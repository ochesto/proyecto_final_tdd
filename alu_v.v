==> flow/design.v <==
`timescale 1ns / 1ps
module alu_v(
	 input wire clk,
    input wire [31:0] A,
    input wire [31:0] B,
    input wire [2:0] CtrlFunc,
    output wire [31:0] Result,
    output wire [3:0] Flags
	 );
reg [31:0]CMPtemp;
reg [31:0] Result_temp;
reg [3:0] Flags_temp;
always@(posedge clk) begin
if(CtrlFunc == 3'b000)  
	Result_temp <= A & B;
else if(CtrlFunc == 3'b101)  
	Result_temp <= A | B;
else if(CtrlFunc == 3'b011) 
	Result_temp <= A + B;
else if(CtrlFunc == 3'b001)  
	Result_temp <= A ^ B;
else if(CtrlFunc == 3'b010)  
	Result_temp <= A - B;
else if(CtrlFunc == 3'b110)  
	Result_temp <= A * B;
else if(CtrlFunc == 3'b100)  
	begin
		CMPtemp <= A - B;
		if(CMPtemp == 32'd0)
			begin
				Result_temp <= A;
			end
		else
			begin
				Result_temp <= A - B;
			end
	end
end
always @(negedge clk)      
begin
	if(Result == 32'd0)
		Flags_temp <= 4'b0100;
	else if(Result < 0)
		Flags_temp <= 4'b1000;
	else if(Result > 0)
		Flags_temp <= 4'b0000;
end
assign Flags = Flags_temp;
assign Result = Result_temp;
endmodule
Reports on alu_v
Tool output for the design above, in the order of the flow.
Line numbers count from 1 in the design file above.
Operators carry their Yosys type and port widths (W data, S select, Z words).
Library cell names are shortened.
A cell with n/a has no value.

set-up
  design top = alu_v
  clock port = clk
  cell library = sky130hd
  timing corner = tt_025C_1v80

After elaboration
Source: Yosys, flattened and elaborated, memories not mapped. Widths are those after wreduce. Registers that Yosys merges into a memory's read port (data or address) are not register bits. Print and check cells do not count. Equal cells are merged and count once.

bit counts
  register bits after elaboration = 66
  input port bits = 68
  output and inout bits = 36
  elaborated cells = 39

operators by class
  add/sub/neg operators = 2
  multipliers = 1
  order comparisons = 2
  equality and inequality tests = 6
  multiplexer cells = 10
  bitwise operators = 9
  reductions and logical operators = 6

operators by type and width
  cell                   count
  $mul A32 B32 Y32       1
  $mux W32               8
  $logic_not A32 Y1      2
  $gt A32 B1 Y1 const B  1
  $lt A32 B1 Y1 const B  1
  $add A32 B32 Y32       1
  $sub A32 B32 Y32       1
  $and A32 B32 Y32       1
  $or A32 B32 Y32        1
  $xor A32 B32 Y32       1
  $eq A3 B3 Y1 const B   3
  $mux W4                2
  $reduce_and A7 Y1      1
  $reduce_bool A7 Y1     1
  $not A1 Y1             6
  $eq A3 B2 Y1 const B   2
  $eq A3 B1 Y1 const B   1
  $logic_not A3 Y1       1
  $reduce_bool A2 Y1     1

Depth
Longest topological path by Yosys (ltp), each cell counted once; first at word level (registers and memories cut), then after technology mapping (sequential cells cut; the memories' decode and read muxes count).

depth
  depth in word-level cells = 9
  ABC_AREA = 1
  depth in mapped cells = 42
  depth with buffers taken out = 40

Synthesis result
The flow's flattened synthesis, as Yosys stat reports it; memories are mapped. The netlist is that of the ABC_AREA named above (0 if unset); the other value can give another one.

mapped netlist
  cell count = 3588
  cell area after synthesis = 25380.6 um2
  sequential part of the area = 1941.9 um2
  flip-flops = 65
  buffers = 173

cells by type
  type      count  total area (um2)
  fa_1      410    8.21E+03
  nand2_1   959    3.6E+03
  inv_1     944    3.54E+03
  ha_1      218    2.73E+03
  edfxtp_1  64     1.92E+03
  a21oi_1   163    815.782
  o21ai_0   135    675.648
  nand3_1   122    610.586
  nor2_1    122    457.939
  clkbuf_1  92     345.331
  xor2_1    36     315.302
  buf_2     51     255.245
  nor4_1    22     137.632
  nand3b_1  16     120.115
  o211ai_1  16     120.115
  o21ai_1   21     105.101
  xnor2_1   12     105.101
  o21bai_1  12     90.086

Not listed: further types 41, cells in them 173.

Top module alu_v; platform sky130hd; tools Yosys and OpenROAD; 2 stored runs in no particular order. Input and output delays are each 20% of the period that was set; the output load is 0.01 pF.
By "achieved clock period (ns)" is meant the clock period of the run minus its worst setup slack. This is arithmetic on one report: input and output delays are still those of the set period (20% each).
"worst setup path time (ns)" means the part of the period allowed to the worst setup path (the constraints hold back 20% at inputs and 20% at outputs) less its slack; where the path has registers, the arrival times of their clocks count too.

settings of entry A
{
  "period_ns": 14.3,
  "CORE_UTILIZATION": 62,
  "SETUP_SLACK_MARGIN": 2.57,
  "PLACE_DENSITY": 0.37,
  "CORE_ASPECT_RATIO": 0.88,
  "CORE_MARGIN": 2,
  "ABC_AREA": 1,
  "CAP_MARGIN": 20,
  "SLEW_MARGIN": 15
}
report of entry A
yosys chip area after synthesis (um^2): 25380.6
finish__design__die__area: 42574.0
finish__design__instance__area__stdcell: 27022.2
finish__design__instance__utilization: 0.6688
finish__timing__setup__ws: 3.046
finish__timing__setup__tns: 0.000
finish__timing__hold__ws: 1.268

settings of entry B
{
  "period_ns": 10.4,
  "CAP_MARGIN": 20,
  "CORE_MARGIN": 2,
  "CORE_UTILIZATION": 40,
  "SLEW_MARGIN": 20
}
report of entry B
yosys chip area after synthesis (um^2): 22979.5
finish__design__die__area: 59382.4
finish__design__instance__area__stdcell: 25984.9
finish__design__instance__utilization: 0.4591
finish__timing__setup__ws: 0.295
finish__timing__setup__tns: 0.000
finish__timing__hold__ws: 1.271
achieved clock period (ns): 10.105
worst setup path time (ns): 8.02
worst setup path kind: input -> register
