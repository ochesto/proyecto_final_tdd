==> flow/design.v <==
`timescale 1ns / 1ps
module ROM_v(
	input wire clk,
	input wire reset,
   input wire [31:0] Dir,
   output wire [31:0] Instruccion
    );
reg [31:0] Instruccion_temp;
always@(posedge clk) begin
	if( reset ) Instruccion_temp <= {32{1'b1}};
	else begin
		case( Dir / 32'd4 )
			32'd0: Instruccion_temp  <= 32'HE04F000F;
			32'd1: Instruccion_temp  <= 32'HE2802005;
			32'd2: Instruccion_temp  <= 32'HE280300C;
			32'd3: Instruccion_temp <= 32'HE2437009;
			32'd4: Instruccion_temp <= 32'HE1874002;
			32'd5: Instruccion_temp <= 32'HE0035004;
			32'd6: Instruccion_temp <= 32'HE0855004;
			32'd7: Instruccion_temp <= 32'HE0558007;
			32'd8: Instruccion_temp <= 32'H0A00000C;
			32'd9: Instruccion_temp <= 32'HE0538004;
			32'd10: Instruccion_temp <= 32'HAA000000;
			32'd11: Instruccion_temp <= 32'HE2805000;
			32'd12: Instruccion_temp <= 32'HE0578002;
			32'd13: Instruccion_temp <= 32'HB2857001;
			32'd14: Instruccion_temp <= 32'HE0477002;
			32'd15: Instruccion_temp <= 32'HE5837054;
			32'd16: Instruccion_temp <= 32'HE5902060;
			32'd17: Instruccion_temp <= 32'HE08FF000;
			32'd18: Instruccion_temp <= 32'HE280200E;
			32'd19: Instruccion_temp <= 32'HEA000001;
			32'd20: Instruccion_temp <= 32'HE280200D;
			32'd21: Instruccion_temp <= 32'HE280200A;
			32'd22: Instruccion_temp <= 32'HE5802064;
			default: Instruccion_temp <= 32'Hx;
		endcase
	end
end
assign Instruccion = Instruccion_temp;
endmodule
Reports on ROM_v
The steps from the RTL of ROM_v to its reports follow in flow order.
Line numbers count from 1 in the design file above.
Operators: Yosys type, input widths -> output width; for muxes data width and select width s.
Cell names lack the library's common part.
{"block": "design", "design": "ROM_v", "clk_port": "clk", "lib": "sky130hd", "corner": "tt_025C_1v80"}

Word level
Source: Yosys, flattened and elaborated, memories not mapped. Widths are those after wreduce; folded enables and synchronous resets count as part of the registers. Registers that Yosys merges into a memory's read port (data or address) are not register bits. Print and check cells do not count. Equal cells are merged and count once.
Yosys's memory passes give these memory sizes; they may raise the number of words (mostly to a power of two), join words into wider ones and drop unused or constant bits.
{"block": "word_totals", "n_memories": 1, "clocked_rd_ports_x_width": 26, "regBits": 32, "input_bits": 34, "mem_bits_ro": 832}
{"block": "mem_list", "memory": "(name not given)", "size": 32, "word_bits": 26, "read_ports": 1, "write_ports": 0, "line_no": 12, "rtl": "case( Dir / 32'd4 )"}
{"block": "op_classes", "n_mux": 1, "reduce_and_logical": 1}
{"block": "op_table", "cell": "$mux 32", "count": 1}
{"block": "op_table", "cell": "$logic_not 27->1", "count": 1}

Depth
Yosys ltp: most cells in a row. Word level: on the elaborated netlist, between registers, memories and ports. Mapped: between sequential cells and ports; inverters and the memories' decode and read muxes count.
{"block": "depth", "word_depth": 2, "ABC_AREA": 0, "mapped_depth": 5, "ltp_nobuf": 5}

Mapped cells and area
Source: synth_stat.txt of the flow (Yosys; design flattened, memories mapped). It holds for the ABC_AREA given above (unset counts as 0); a run with the other value may have another netlist.
{"block": "types", "type": "dfxtp_1", "count": 25}
{"block": "types", "type": "ha_1", "count": 7}
{"block": "types", "type": "buf_4", "count": 8}
{"block": "types", "type": "mux2i_1", "count": 5}
{"block": "types", "type": "nor2b_1", "count": 7}
{"block": "types", "type": "o21ai_1", "count": 8}
{"block": "types", "type": "buf_2", "count": 7}
{"block": "types", "type": "inv_1", "count": 9}
{"block": "types", "type": "nand2b_1", "count": 5}
{"block": "types", "type": "a21oi_1", "count": 6}
{"block": "types", "type": "nor2_1", "count": 7}
{"block": "types", "type": "nand3_1", "count": 5}
{"block": "types", "type": "a21o_1", "count": 3}
{"block": "types", "type": "mux2_1", "count": 2}
{"block": "types", "type": "nand2_1", "count": 6}
{"block": "types", "type": "o21ai_0", "count": 4}
{"block": "types", "type": "a32oi_1", "count": 2}
{"block": "types", "type": "o311ai_1", "count": 2}
Other cell types: 18; their cells: 22.
{"block": "mapped", "cells": 140, "yosys_area_um2": 1251.2, "seqArea_um2": 500.5, "ffs": 25, "n_buf": 15}

Worst setup path after synthesis
OpenSTA on the mapped netlist: ideal clock, no wires. The path of least setup slack (recovery checks aside). Input and output delay are each 20% of the period. Register names are those of the netlist, which keeps one name where synthesis merged equal registers.
{"block": "synth_path", "path_kind": "input to register", "start": "input Dir[3]", "end": "register Instruccion_temp[2]", "n_path_buf": 0, "input_delay_ns": 0.304, "arrival_ns": 1.177, "clock_period_ns": 1.52, "setup_ns": 0.127, "delay_ns": 1.000, "driving_pins": 5, "setup_slack_ns": 0.216, "synth_period_reached_ns": 1.304}
"delay_ns" = arrival - input delay + setup time.
"driving_pins": output pins that drive a net of the path, with the launching flip-flop's if there is one; two outputs of one cell count as two.
"synth_period_reached_ns" = period - worst setup slack (recovery checks aside). The figure is calculated, with input and output delays left at 20% of the set period.
A register here has more assigning lines than the two given.
{"block": "synth_between", "path_cell_list": "inv_1 ha_1 o21ai_0 o211ai_1 or3b_1"}
{"block": "synth_lines", "item": "start: declaration", "line_no": 5, "rtl": "input wire [31:0] Dir,"}
{"block": "synth_lines", "item": "end: assignment", "line_no": 13, "rtl": "32'd0: Instruccion_temp <= 32'HE04F000F;"}
{"block": "synth_lines", "item": "end: assignment", "line_no": 14, "rtl": "32'd1: Instruccion_temp <= 32'HE2802005;"}
{"block": "synth_lines", "item": "end: declaration", "line_no": 8, "rtl": "reg [31:0] Instruccion_temp;"}
No chain of elaborated cells between the ends is given.

Path in the finished layout
Path of least setup slack in the final report of run A (OpenROAD, finished layout, wires in). Where an end is a register, its clock arrival counts in the times.
{"block": "layout_path", "path_kind": "input to register", "start": "input Dir[3]", "end": "register Instruccion_temp[26]", "driving_pins": 7, "setup_slack_ns": -0.15, "clock_period_ns": 0.956, "setup_ns": 0.11, "arrival_ns": 1.27, "input_delay_ns": 0.19, "n_path_buf": 2}
A register here has more assigning lines than the two given.
{"block": "layout_between", "path_cell_list": "buf_12 clkinvlp_4 buf_4 ha_4 mux2_4 a21oi_4 o21ai_1"}
{"block": "layout_lines", "item": "start: declaration", "line_no": 5, "rtl": "input wire [31:0] Dir,"}
{"block": "layout_lines", "item": "end: assignment", "line_no": 13, "rtl": "32'd0: Instruccion_temp <= 32'HE04F000F;"}
{"block": "layout_lines", "item": "end: assignment", "line_no": 14, "rtl": "32'd1: Instruccion_temp <= 32'HE2802005;"}
{"block": "layout_lines", "item": "end: declaration", "line_no": 8, "rtl": "reg [31:0] Instruccion_temp;"}
No chain of elaborated cells between the ends is given.

# Flow runs of ROM_v

2 stored runs of ROM_v in the flow (synthesis by Yosys, layout by OpenROAD, sky130hd cells), in arbitrary order. Constraints: input delay and output delay 20% of the set period each, output load 0.01 pF.
"worst_path_allowed_less_slack_ns" means the part of the period allowed to the worst setup path (the constraints hold back 20% at inputs and 20% at outputs) less its slack; where the path has registers, the arrival times of their clocks count too.

{"run": "run A", "settings": { "period_ns": 0.956, "CORE_UTILIZATION": 28, "PLACE_DENSITY_LB_ADDON": 0.17, "CORE_ASPECT_RATIO": 0.67, "CELL_PAD_IN_SITES_GLOBAL_PLACEMENT": 3, "ABC_AREA": 0, "GPL_TIMING_DRIVEN": 0, "CTS_CLUSTER_SIZE": 98, "CAP_MARGIN": 20, "CORE_MARGIN": 2, "SLEW_MARGIN": 20 }, "results": { "final_setup_ws_ns": -0.148, "post_route_stdcell_area_um2": 2079.5, "dieArea_um2": 5029.8, "worst_path_allowed_less_slack_ns": 0.91, "worst_path_kind": "input to register", "utilization_pct": 49.7, "holdWs_ns": 0.168, "final_setup_tns_ns": -1.741, "yosys.chip_area_um2": 1251.2 }}
{"run": "run B", "settings": { "period_ns": 1.34, "CORE_UTILIZATION": 70, "CAP_MARGIN": 20, "CORE_MARGIN": 2, "SLEW_MARGIN": 20 }, "outcome": "did not finish, placement stopped with GPL-0301"}
